==> flow/design.v <==
module ntsc
    (
    input wire clk,
    input wire rst,
    output wire [9:0] x,
    output wire [8:0] y,
    output wire active_video,
    output wire hsync,
    output wire vsync
    );
    wire pixel_tick;
    pixel_clock pixel_clock_unit
        (
        .clk(clk),
        .rst(rst),
        .tick(pixel_tick)
        );
    ntsc_sync ntsc_sync_unit
        (
        .clk(clk),
        .rst(rst),
        .pixel_tick(pixel_tick),
        .x(x),
        .y(y),
        .active_video(active_video),
        .hsync(hsync),
        .vsync(vsync)
        );
endmodule
module ntsc_sync
    (
    input wire clk,
    input wire rst,
    input wire pixel_tick,
    output wire [9:0] x,
    output wire [8:0] y,
    output wire active_video,    
    output wire hsync,
    output wire vsync
    );
    localparam HS_FRONT_PORCH  = 10'd19,   
               HS_SYNC_TIP     = 10'd59,   
               HS_HALF_LINE    = 10'd397,  
               HS_FULL_LINE    = 10'd794,  
               HS_EQUAL_PULSE  = 10'd29,   
               HS_SERRATION    = 10'd59;   
    localparam VS_SERRATION    = 10'd6,      
               VS_POST_EQUAL   = 10'd12,     
               VS_BLANK        = 10'd18;     
    localparam HS_ACTIVE_LEFT  = 10'd165,    
               HS_ACTIVE_RIGHT = 10'd764,    
               VS_ACTIVE_TOP   = 10'd58,     
               VS_ACTIVE_BTM   = 10'd507;    
    localparam HALF_LINE_EVEN  = 10'd18,    
               HALF_LINE_ODD   = 10'd525;   
    localparam FIELD_END_EVEN  = 10'd524,   
               FIELD_END_ODD   = 10'd525;   
    reg [9:0] h_count_ff, h_count_ns;       
    reg [9:0] line_ff, line_ns;             
    wire half_line, end_of_line;
    wire hsync_equalizing_en, hsync_equalizing;
    wire hsync_serration_en, hsync_serration;
    wire hsync_tip_en, hsync_tip;
    always @(posedge clk, posedge rst)
        if(rst)
            begin
                h_count_ff <= 10'd0;
                line_ff <= 10'd1;		 
            end
        else
            begin
                h_count_ff <= h_count_ns;
                line_ff <= line_ns;
            end
    assign half_line = (line_ff == HALF_LINE_EVEN) ||
                       (line_ff == HALF_LINE_ODD);
    assign end_of_line = ((h_count_ff == HS_FULL_LINE - 10'd1) && !half_line) ||
                         ((h_count_ff == HS_HALF_LINE - 10'd1) && half_line);
    always @*
        begin
            h_count_ns = h_count_ff;
            line_ns = line_ff;
            if(pixel_tick)
                if(end_of_line)
                    begin
                        h_count_ns = 10'd0;
                        if(line_ff == FIELD_END_EVEN)
                            line_ns = 10'd1;  
                        else if(line_ff == FIELD_END_ODD)
                            line_ns = 10'd0;  
                        else
                            line_ns = line_ff + 10'd2;  
                    end
                else
                    h_count_ns = h_count_ff + 10'd1;
        end
    assign hsync_equalizing_en = (line_ff < VS_SERRATION) ||
                                 ((line_ff >= VS_POST_EQUAL) &&
                                  (line_ff < VS_BLANK));
    assign hsync_equalizing = (h_count_ff < HS_EQUAL_PULSE) ||
                              ((h_count_ff >= HS_HALF_LINE) &&
                               (h_count_ff < (HS_HALF_LINE + HS_EQUAL_PULSE)));
    assign hsync_serration_en = (line_ff >= VS_SERRATION) &&
                                (line_ff < VS_POST_EQUAL);
    assign hsync_serration = ((h_count_ff >= (HS_HALF_LINE - HS_SERRATION)) &&
                              (h_count_ff < HS_HALF_LINE)) ||
                             (h_count_ff >= HS_FULL_LINE - HS_SERRATION);
    assign hsync_tip_en = line_ff > VS_BLANK;
    assign hsync_tip = (h_count_ff >= HS_FRONT_PORCH) &&
                       (h_count_ff < (HS_FRONT_PORCH + HS_SYNC_TIP));
    assign x = (active_video) ? (h_count_ff - HS_ACTIVE_LEFT) : 10'd0;
    assign y = (active_video) ? (line_ff - VS_ACTIVE_TOP) : 9'd0;
    assign active_video = ((h_count_ff >= HS_ACTIVE_LEFT) &&
                           (h_count_ff <= HS_ACTIVE_RIGHT)) &&
                          ((line_ff >= VS_ACTIVE_TOP) &&
                           (line_ff <= VS_ACTIVE_BTM));
    assign hsync = (hsync_equalizing_en & hsync_equalizing) |
                   (hsync_serration_en & hsync_serration) |
                   (hsync_tip_en & hsync_tip);
    assign vsync = (line_ff >= VS_SERRATION) && (line_ff < VS_POST_EQUAL);
endmodule
module pixel_clock
    (
    input wire clk,
    input wire rst,
    output wire tick
    );
    reg [1:0] q_ff;
    always @(posedge clk, posedge rst)
        if(rst)
            q_ff <= 2'd0;
        else
            q_ff <= q_ff + 2'd1;
    assign tick = (q_ff == 2'b11) ? 1'b1 : 1'b0;
endmodule
# Reports on ntsc
# Tool output for the design above, in the order of the flow.
# Lines are those of the file above, counted from 1.
# Cell names lack the library's common part.
# The mark -- stands for no value.
# setup
top	ntsc
clk_port	clk
lib	sky130hd
lib_corner	tt_025C_1v80

# Word-level counts
# Counts by Yosys on the flattened word-level netlist (proc, flatten, opt, wreduce; memories kept). Register bits leave out memories and registers merged into their read ports (data or address); mux counts leave out enables and synchronous resets folded into registers. Print and check cells are left out. Cells with the same type and inputs are merged into one.
# op_classes
logic	5
n_eq	6
n_mux	6
reduce_and_logical	17
addsub	5
n_cmp	18
# op_table
op	n
two-way mux 10 bit	4
== test 10 bit with constant B	3
< comparator 10 x 5 -> 1 bit with constant B	2
greater-or-equal comparator 10 x 9 -> 1 bit with constant B	2
< comparator 10 x 9 -> 1 bit with constant B	2
logical AND 1 bit	10
adder 10 x 1 -> 10 bit with constant B	1
greater-or-equal comparator 10 bit with constant B	1
less-or-equal comparator 10 bit with constant B	1
adder 10 x 2 -> 10 bit with constant B	1
greater-or-equal comparator 10 x 3 -> 1 bit with constant B	1
< comparator 10 x 3 -> 1 bit with constant B	1
greater-or-equal comparator 10 x 4 -> 1 bit with constant B	1
< comparator 10 x 4 -> 1 bit with constant B	1
greater-or-equal comparator 10 x 5 -> 1 bit with constant B	1
greater-than comparator 10 x 5 -> 1 bit with constant B	1
== test 10 x 5 -> 1 bit with constant B	1
greater-or-equal comparator 10 x 6 -> 1 bit with constant B	1
< comparator 10 x 7 -> 1 bit with constant B	1
subtractor 10 x 8 -> 10 bit with constant B	1
greater-or-equal comparator 10 x 8 -> 1 bit with constant B	1
less-or-equal comparator 10 x 9 -> 1 bit with constant B	1
== test 10 x 9 -> 1 bit with constant B	1
subtractor 9 x 6 -> 9 bit with constant B	1
two-way mux 9 bit	1
logical OR 1 bit	5
bitwise AND 1 bit	3
bitwise OR 1 bit	2
# Not listed: further kinds 5, cells in them 5.
# bits
out_inout_bits	22
input_bits	2
elab_cells	60
ff_bits	22

# Longest topological paths
# Yosys ltp: most cells in a row. Word level: on the elaborated netlist, between registers, memories and ports. Mapped: between sequential cells and ports; inverters and the memories' decode and read muxes count.
# logic_depth
depth_word	6
abc_area	0
depth_mapped	10
depth_no_buf	8

# Mapped cells and area
# The flow's flattened synthesis, as Yosys stat reports it; memories are mapped. The netlist is that of the ABC_AREA named above (0 if unset); the other value can give another one.
# synth_totals
cell_count	240
buffers	17
mapped_area_mm2	0.0019093
flip_flops	22
# by_type
type	n	type_area_um2
dfrtp_1	21	525.504
xnor2_1	18	157.651
nor2_1	41	153.898
ha_1	8	100.096
nand2_1	19	71.318
o21ai_0	14	70.067
nand3_1	11	55.053
inv_1	14	52.55
xor2_1	6	52.55
buf_6	4	45.043
a21oi_1	7	35.034
mux2_2	3	33.782
clkbuf_1	8	30.029
nor3_1	6	30.029
dfstp_2	1	26.275
nand4_1	4	25.024
nor2b_1	4	25.024
nor4_1	4	25.024
# Not listed: further types 29, cells in them 47.
# The figures by module come from a second, unflattened synthesis with its own total; it is not the netlist above.
# unflattened
hier_cells	247
hier_area_mm2	0.0020232
# Rows give one instance, submodules left out.
# modules
module	cells	area_mm2	n_inst
ntsc_sync	242	0.0019531	1
pixel_clock	5	0.0000701	1
ntsc	0	0	1

# Timing after synthesis
# Source: OpenSTA report_checks on the synthesized netlist (no wires, ideal clock, input and output delay 20% of the period each), path of least setup slack; recovery checks are left aside. Register names are those of the netlist, which keeps one name where synthesis merged equal registers.
# synth_path
kind	register to output
startpoint	reg ntsc_sync_unit.h_count_ff[1]
endpoint	out x[5]
t_arrival_ns	2.299
path_slack_ns	0.917
driving_pins	11
path_delay_ns	2.299
t_first_pin_ns	0.000
output_delay_ns	0.804
path_buffers	2
clock_period_ns	4.02
required_ns	3.216
synth_period_reached_ns	3.103
# "path_delay_ns" = arrival - input delay + setup time.
# At an output port there is no setup time.
# "driving_pins" counts driving pins, that of a launching flip-flop among them; a cell with two outputs on the path counts twice.
# "synth_period_reached_ns" is the clock period less the worst setup slack; recovery checks do not enter. This is arithmetic on one report: input and output delays are still those of the set period (20% each).
# Between the ends stands the longest chain of elaborated cells between them, by number of cells; it is not shown to be the way that was timed. Of several equally long chains one is given.
# A line is the first line of the expression or statement that the cell stems from. Yosys adds cells for indexed reads and writes and turns some case tables into memories.
# synth_between
path_cell_list	dfrtp_1 -> clkbuf_1 -> inv_1 -> ha_1 -> nand2b_1 -> a211o_1 -> a2111oi_0 -> or4_1 -> o21bai_2 -> buf_2 -> nor2_1
elab_chain_len	4
# synth_rtl
element	line_no	rtl
from (decl)	58	reg [9:0] h_count_ff, h_count_ns;
from (assign)	67	h_count_ff <= 10'd0;
from (assign)	72	h_count_ff <= h_count_ns;
greater-or-equal comparator 10 x 8 -> 1 bit	113	assign active_video = ((h_count_ff >= HS_ACTIVE_LEFT) &&
logical AND 1 bit x2	113
two-way mux 10 bit	111	assign x = (active_video) ? (h_count_ff - HS_ACTIVE_LEFT) : 10'd0;
to (decl)	5	output wire [9:0] x,

# Path in the finished layout
# Path of least setup slack in the final report of run A (OpenROAD, finished layout, wires in). Where an end is a register, its clock arrival counts in the times.
# layout_path
kind	register to output
startpoint	reg ntsc_sync_unit.h_count_ff[1]
endpoint	out y[1]
required_ns	1.73
path_buffers	4
clock_period_ns	2.16
t_first_pin_ns	0.26
driving_pins	13
t_arrival_ns	2.61
output_delay_ns	0.43
path_slack_ns	-0.88
# Between the ends stands the longest chain of elaborated cells between them, by number of cells; it is not shown to be the way that was timed. Of several equally long chains one is given.
# layout_between
path_cell_list	dfrtp_1 -> clkbuf_8 -> inv_6 -> ha_4 -> nand2b_4 -> a211o_1 -> a2111oi_4 -> or4_4 -> o21bai_4 -> buf_6 -> buf_12 -> nor2_4 -> buf_6
elab_chain_len	4
# layout_rtl
element	line_no	rtl
from (decl)	58	reg [9:0] h_count_ff, h_count_ns;
from (assign)	67	h_count_ff <= 10'd0;
from (assign)	72	h_count_ff <= h_count_ns;
greater-or-equal comparator 10 x 8 -> 1 bit	113	assign active_video = ((h_count_ff >= HS_ACTIVE_LEFT) &&
logical AND 1 bit x2	113
two-way mux 9 bit	112	assign y = (active_video) ? (line_ff - VS_ACTIVE_TOP) : 9'd0;
to (decl)	6	output wire [8:0] y,

# Flow measurements of ntsc on sky130hd: 2 stored runs with different settings, listed in no order. Input and output delays are each 20% of the period that was set; the output load is 0.01 pF.
# By "timing.achieved_period_ns" is meant the clock period of the run minus its worst setup slack. This is arithmetic on one report: input and output delays are still those of the set period (20% each).
# By "totalPower_mw" is meant OpenSTA's value without simulated activity: inputs other than the clock are taken to toggle once in ten clock periods, and the tool carries that through the logic.
# Among the settings, . means not set for that run.
run name	period_ns	CORE_UTILIZATION	SETUP_SLACK_MARGIN	PLACE_DENSITY_LB_ADDON	CORE_ASPECT_RATIO	CELL_PAD_IN_SITES_GLOBAL_PLACEMENT	ABC_AREA	GPL_TIMING_DRIVEN	CTS_CLUSTER_SIZE	SLEW_MARGIN	MIN_ROUTING_LAYER	CAP_MARGIN	CORE_MARGIN	CELL_PAD_IN_SITES_DETAIL_PLACEMENT	TNS_END_PERCENT	GPL_ROUTABILITY_DRIVEN	CTS_CLUSTER_DIAMETER	synthesis_area_mm2	post_route_util_pct	setup_worst_slack_ns	timing.achieved_period_ns	final_die_area_mm2	tns_ns	finalCellArea_mm2	totalPower_mw
run A	2.16	20	0.44	0.23	1.27	1	0	0	26	10	met2	20	2	.	.	.	.	0.0019093	33.2	-0.881	3.041	0.0103498	-19.388	0.003103	0.9683
run B	2.61	41	0.44	0.08	.	2	0	.	43	40	met1	25	2	0	35	1	299	0.0019093	67.3	-0.416	3.026	0.0052186	-6.701	0.0029728	0.6213
