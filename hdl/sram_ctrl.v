==> flow/design.v <==
module sram_ctrl
    (
    input wire clk,
    input wire rst,
    input wire mem,
    input wire rw,
    output reg ready,
    input wire [19:0] addr,
    input wire [7:0] data2ram,
    output wire [7:0] data2fpga,
    output wire [7:0] data2fpga_unreg,
    output wire we_n,
    output wire oe_n,
    output wire [19:0] a,
    inout wire [7:0] dq
    );
    localparam [2:0] S_IDLE   = 3'd0,
                     S_READ1  = 3'd1,
                     S_READ2  = 3'd2,
                     S_WRITE1 = 3'd3,
                     S_WRITE2 = 3'd4;
    reg [2:0] state_ff, state_ns;
    reg [19:0] addr_ff, addr_ns;
    reg [7:0] data2ram_ff, data2ram_ns;
    reg [7:0] data2fpga_ff, data2fpga_ns;
    reg we_n_ff, we_n_ns;
    reg oe_n_ff, oe_n_ns;
    reg tri_n_ff, tri_n_ns;
    always @(posedge clk, posedge rst)
        if(rst)
            begin
                state_ff <= S_IDLE;
                addr_ff <= 20'd0;
                data2ram_ff <= 8'd0;
                data2fpga_ff <= 8'd0;
                we_n_ff <= 1'b1;
                oe_n_ff <= 1'b1;
                tri_n_ff <= 1'b1;
            end
        else
            begin
                state_ff <= state_ns;
                addr_ff <= addr_ns;
                data2ram_ff <= data2ram_ns;
                data2fpga_ff <= data2fpga_ns;
                we_n_ff <= we_n_ns;
                oe_n_ff <= oe_n_ns;
                tri_n_ff <= tri_n_ns;
            end
    always @*
        begin
            state_ns = state_ff;
            addr_ns = addr_ff;
            data2ram_ns = data2ram_ff;
            data2fpga_ns = data2fpga_ff;
            ready = 1'b0;
            we_n_ns = 1'b1;
            oe_n_ns = 1'b1;
            tri_n_ns = 1'b1;
            case(state_ff)
                S_IDLE:
                    begin
                        ready = 1'b1;
                        if(mem)          
                            begin
                                addr_ns = addr;
                                if(rw)   
                                    begin
                                        state_ns = S_READ1;
                                    end
                                else     
                                    begin
                                        data2ram_ns = data2ram;
                                        state_ns = S_WRITE1;
                                    end
                            end
                    end
                S_WRITE1:
                    begin
                        we_n_ns = 1'b0;
                        tri_n_ns = 1'b0;
                        state_ns = S_WRITE2;
                    end
                S_WRITE2:
                    begin
                        tri_n_ns = 1'b0;
                        state_ns = S_IDLE;
                    end
                S_READ1:
                    begin
                        oe_n_ns = 1'b0;
                        state_ns = S_READ2;
                    end
                S_READ2:
                    begin
                        oe_n_ns = 1'b0;
                        data2fpga_ns = dq;
                        state_ns = S_IDLE;
                    end
                default:
                    state_ns = S_IDLE;
            endcase
        end
    assign data2fpga_unreg = dq;
    assign data2fpga = data2fpga_ff;
    assign a = addr_ff;
    assign dq = (tri_n_ff) ? 8'bzzzz_zzzz : data2ram_ff;
    assign we_n = we_n_ff;
    assign oe_n = oe_n_ff;
endmodule
# Tool chain data of sram_ctrl
# Tool output for the design above, in the order of the flow.
# Lines are those of the file above, counted from 1.
# A cell with - has no value.
[inputs] top_module="sram_ctrl" clk_port="clk" lib="sky130hd" lib_corner="tt_025C_1v80"

# Word-level counts
# Counts by Yosys on the flattened word-level netlist (proc, flatten, opt, wreduce; memories kept). Register bits leave out memories and registers merged into their read ports (data or address). Print and check cells are left out. Cells with the same type and inputs are merged into one.
[word_totals] ff_bits=42 in_bits=32
[classes] eq_ne=5 n_mux=8 n_logic=1 reduce_and_logical=5
[ops] op="case mux 3 bit (select 3 bit)" count=1
[ops] op="two-way mux 8 bit" count=1
[ops] op="equality test 3 x 2 -> 1 bit (second input constant)" count=2
[ops] op="OR reduction 2 bit" count=2
[ops] op="two-way mux 1 bit" count=4
[ops] op="equality test 3 x 1 -> 1 bit (second input constant)" count=1
[ops] op="equality test 3 bit (second input constant)" count=1
[ops] op="logical NOT 3 bit" count=1
[ops] op="AND reduction 3 bit" count=1
[ops] op="two-way mux 3 bit" count=1
[ops] op="!= test 2 bit (second input constant)" count=1
[ops] op="AND reduction 2 bit" count=1
[ops] op="two-way mux 2 bit" count=1
[ops] op="inverter 1 bit" count=1

# Longest topological paths
# Depth = most cells in a row (Yosys ltp): at word level without a register or memory, in the mapped netlist without a sequential cell, where the memories' decode and read muxes count.
[depth] word_depth=3 ABC_AREA=1 mapped_depth=4

# Synthesis result
# Yosys stat after the flow's synthesis: flattened, memories mapped to cells. It holds for the ABC_AREA given above (unset counts as 0); a run with the other value may have another netlist.
[synth_totals] mapped_cells=180 mapped_area_um2=1700.4 sequential_area_um2=1079.8 ff_cells=43
[by_type] cell_type="sky130_fd_sc_hd__dfrtp_1" count=40 type_area_um2=1000.96
[by_type] cell_type="sky130_fd_sc_hd__nand2_1" count=81 type_area_um2=304.042
[by_type] cell_type="sky130_fd_sc_hd__nand3_1" count=20 type_area_um2=100.096
[by_type] cell_type="sky130_fd_sc_hd__dfstp_2" count=3 type_area_um2=78.826
[by_type] cell_type="sky130_fd_sc_hd__buf_4" count=10 type_area_um2=75.072
[by_type] cell_type="sky130_fd_sc_hd__nand4_1" count=8 type_area_um2=50.048
[by_type] cell_type="sky130_fd_sc_hd__buf_2" count=7 type_area_um2=35.034
[by_type] cell_type="sky130_fd_sc_hd__inv_1" count=5 type_area_um2=18.768
[by_type] cell_type="sky130_fd_sc_hd__nand3_4" count=1 type_area_um2=17.517
[by_type] cell_type="sky130_fd_sc_hd__nor2_1" count=3 type_area_um2=11.261
[by_type] cell_type="sky130_fd_sc_hd__o21ai_0" count=1 type_area_um2=5.005
[by_type] cell_type="sky130_fd_sc_hd__clkinv_1" count=1 type_area_um2=3.754

# Timing after synthesis
# Source: OpenSTA report_checks on the synthesized netlist (no wires, ideal clock, input and output delay 20% of the period each), path of least setup slack; recovery checks are left aside. Register names are those of the netlist, which keeps one name where synthesis merged equal registers.
[synth_path] path_kind="flip-flop to flip-flop" from="reg state_ff" to="reg (name not given)" clock_period_ps=1100 setup_time_ps=118 t_first_pin_ps=0 t_arrival_ps=943 required_ps=982 path_slack_ps=39 delay_ps=1061 path_stages=5 n_path_buf=1 period_less_setup_slack_ps=1061
# "delay_ps" is the arrival time less input delay plus setup time.
# "path_stages" counts driving pins, that of a launching flip-flop among them; a cell with two outputs on the path counts twice.
# "period_less_setup_slack_ps" = period - worst setup slack (recovery checks aside). The figure is calculated, with input and output delays left at 20% of the set period.
# Where an end lacks its bit number, it is one bit of the signal, or one of the new flip-flops if synthesis recoded a state register.
[synth_between] cell_sequence="sky130_fd_sc_hd__dfstp_2 -> sky130_fd_sc_hd__buf_4 -> sky130_fd_sc_hd__nand3_4 -> sky130_fd_sc_hd__nand2_1 -> sky130_fd_sc_hd__nand2_1"
[synth_rtl] item="from (decl)" line_no=22 text="reg [2:0] state_ff, state_ns;"
[synth_rtl] item="from (assign)" line_no=32 text="state_ff <= S_IDLE;"
[synth_rtl] item="from (assign)" line_no=42 text="state_ff <= state_ns;"
# No chain of elaborated cells between the ends is given.

# Worst path after layout
# From the final timing report of flow run A: the path of least setup slack in the routed layout; clock arrival at registers is part of the times.
# The path's times are printed in steps of 10 ps; the period is the one set.
[layout_path] path_kind="flip-flop to flip-flop" from="reg state_ff" to="reg addr_ff[5]" clock_period_ps=828 setup_time_ps=110 t_first_pin_ps=280 t_arrival_ps=1310 required_ps=1000 path_slack_ps=-300 path_stages=6 n_path_buf=2
# Where an end lacks its bit number, it is one bit of the signal, or one of the new flip-flops if synthesis recoded a state register.
[layout_between] cell_sequence="sky130_fd_sc_hd__dfstp_2 -> sky130_fd_sc_hd__buf_8 -> sky130_fd_sc_hd__nand2_8 -> sky130_fd_sc_hd__buf_8 -> sky130_fd_sc_hd__nand2_2 -> sky130_fd_sc_hd__nand2_2"
[layout_rtl] item="from (decl)" line_no=22 text="reg [2:0] state_ff, state_ns;"
[layout_rtl] item="from (assign)" line_no=32 text="state_ff <= S_IDLE;"
[layout_rtl] item="from (assign)" line_no=42 text="state_ff <= state_ns;"
[layout_rtl] item="to (assign)" line_no=33 text="addr_ff <= 20'd0;"
[layout_rtl] item="to (assign)" line_no=43 text="addr_ff <= addr_ns;"
[layout_rtl] item="to (decl)" line_no=23 text="reg [19:0] addr_ff, addr_ns;"
# No chain of elaborated cells between the ends is given.

## Implementation results

Flow measurements of sram_ctrl on sky130hd: 2 stored runs with different settings, listed in no order. Input and output delays are each 20% of the period that was set; the output load is 0.01 pF.
"achieved_clock_period_ps" = clock period - worst setup slack. The figure is calculated, with input and output delays left at 20% of the set period.
"worstPathTime_ps": the worst setup path's part of the clock period (all of it between registers, 20% less for each end at a port) less its slack. A launch clock that arrives late makes it longer, a capture clock that arrives late makes it shorter.
"final_power_mw": no workload was simulated; the value follows from the tool's default switching activity.
"worstPathTime_ps" is given in steps of 10 ps.

[flow] flow run A: files
==> flow/run.sh <==
#!/bin/bash
# the make line also repeats the synthesis and layout settings of config.mk as NAME=value (left out here)
make -C /OpenROAD-flow-scripts/flow DESIGN_CONFIG=/design/flow/config.mk WORK_HOME=/design/flow/orfs CLKGATE_MAP_FILE= finish
==> flow/config.mk <==
export PLATFORM = sky130hd
export DESIGN_NAME = sram_ctrl
export DESIGN_NICKNAME = sram_ctrl
export VERILOG_FILES = /design/flow/design.v
export SDC_FILE = /design/flow/constraint.sdc
export NUM_CORES = 4
export LEC_CHECK = 0
export ABC_AREA = 1
export CAP_MARGIN = 20
export CORE_ASPECT_RATIO = 0.56
export CORE_MARGIN = 6
export CORE_UTILIZATION = 21
export GPL_ROUTABILITY_DRIVEN = 0
export GPL_TIMING_DRIVEN = 1
export MAX_ROUTING_LAYER = met5
export MIN_ROUTING_LAYER = met2
export PLACE_DENSITY_LB_ADDON = 0.12
export SETUP_SLACK_MARGIN = 0.1
export SLEW_MARGIN = 20
export TNS_END_PERCENT = 15
==> flow/constraint.sdc <==
create_clock -name core_clock -period 0.828 [get_ports {clk}]
set_input_delay 0.1656 -clock core_clock [delete_from_list [all_inputs] [get_ports {clk}]]
set_output_delay 0.1656 -clock core_clock [all_outputs]
set_load 0.01 [all_outputs]

[flow] flow run A: metrics
[metrics] total_negative_slack_ps = -16026
[metrics] cell_area_final_um2 = 2842.7
[metrics] timing.hold.ws_ps = -14
[metrics] synthesis_area_um2 = 1700.4
[metrics] achieved_clock_period_ps = 1133
[metrics] worstPathTime_ps = 1130
[metrics] path_kind = flip-flop to flip-flop
[metrics] worstSetupSlack_ps = -305
[metrics] util_pct = 38.0
[metrics] final_power_mw = 9.147
[metrics] die_footprint_um2 = 10491.7

[flow] flow run B: files
==> flow/run.sh <==
#!/bin/bash
# the make line also repeats the synthesis and layout settings of config.mk as NAME=value (left out here)
make -C /OpenROAD-flow-scripts/flow DESIGN_CONFIG=/design/flow/config.mk WORK_HOME=/design/flow/orfs CLKGATE_MAP_FILE= finish
==> flow/config.mk <==
export PLATFORM = sky130hd
export DESIGN_NAME = sram_ctrl
export DESIGN_NICKNAME = sram_ctrl
export VERILOG_FILES = /design/flow/design.v
export SDC_FILE = /design/flow/constraint.sdc
export NUM_CORES = 4
export LEC_CHECK = 0
export CAP_MARGIN = 20
export CORE_MARGIN = 2
export CORE_UTILIZATION = 40
export SLEW_MARGIN = 20
==> flow/constraint.sdc <==
create_clock -name core_clock -period 2.33 [get_ports {clk}]
set_input_delay 0.4660 -clock core_clock [delete_from_list [all_inputs] [get_ports {clk}]]
set_output_delay 0.4660 -clock core_clock [all_outputs]
set_load 0.01 [all_outputs]

[flow] flow run B: metrics
[metrics] total_negative_slack_ps = 0
[metrics] cell_area_final_um2 = 2399.8
[metrics] timing.hold.ws_ps = 329
[metrics] synthesis_area_um2 = 1629.1
[metrics] achieved_clock_period_ps = 1857
[metrics] worstPathTime_ps = 1390
[metrics] path_kind = flip-flop to output port
[metrics] worstSetupSlack_ps = 473
[metrics] util_pct = 60.4
[metrics] final_power_mw = 2.762
[metrics] die_footprint_um2 = 4598.9
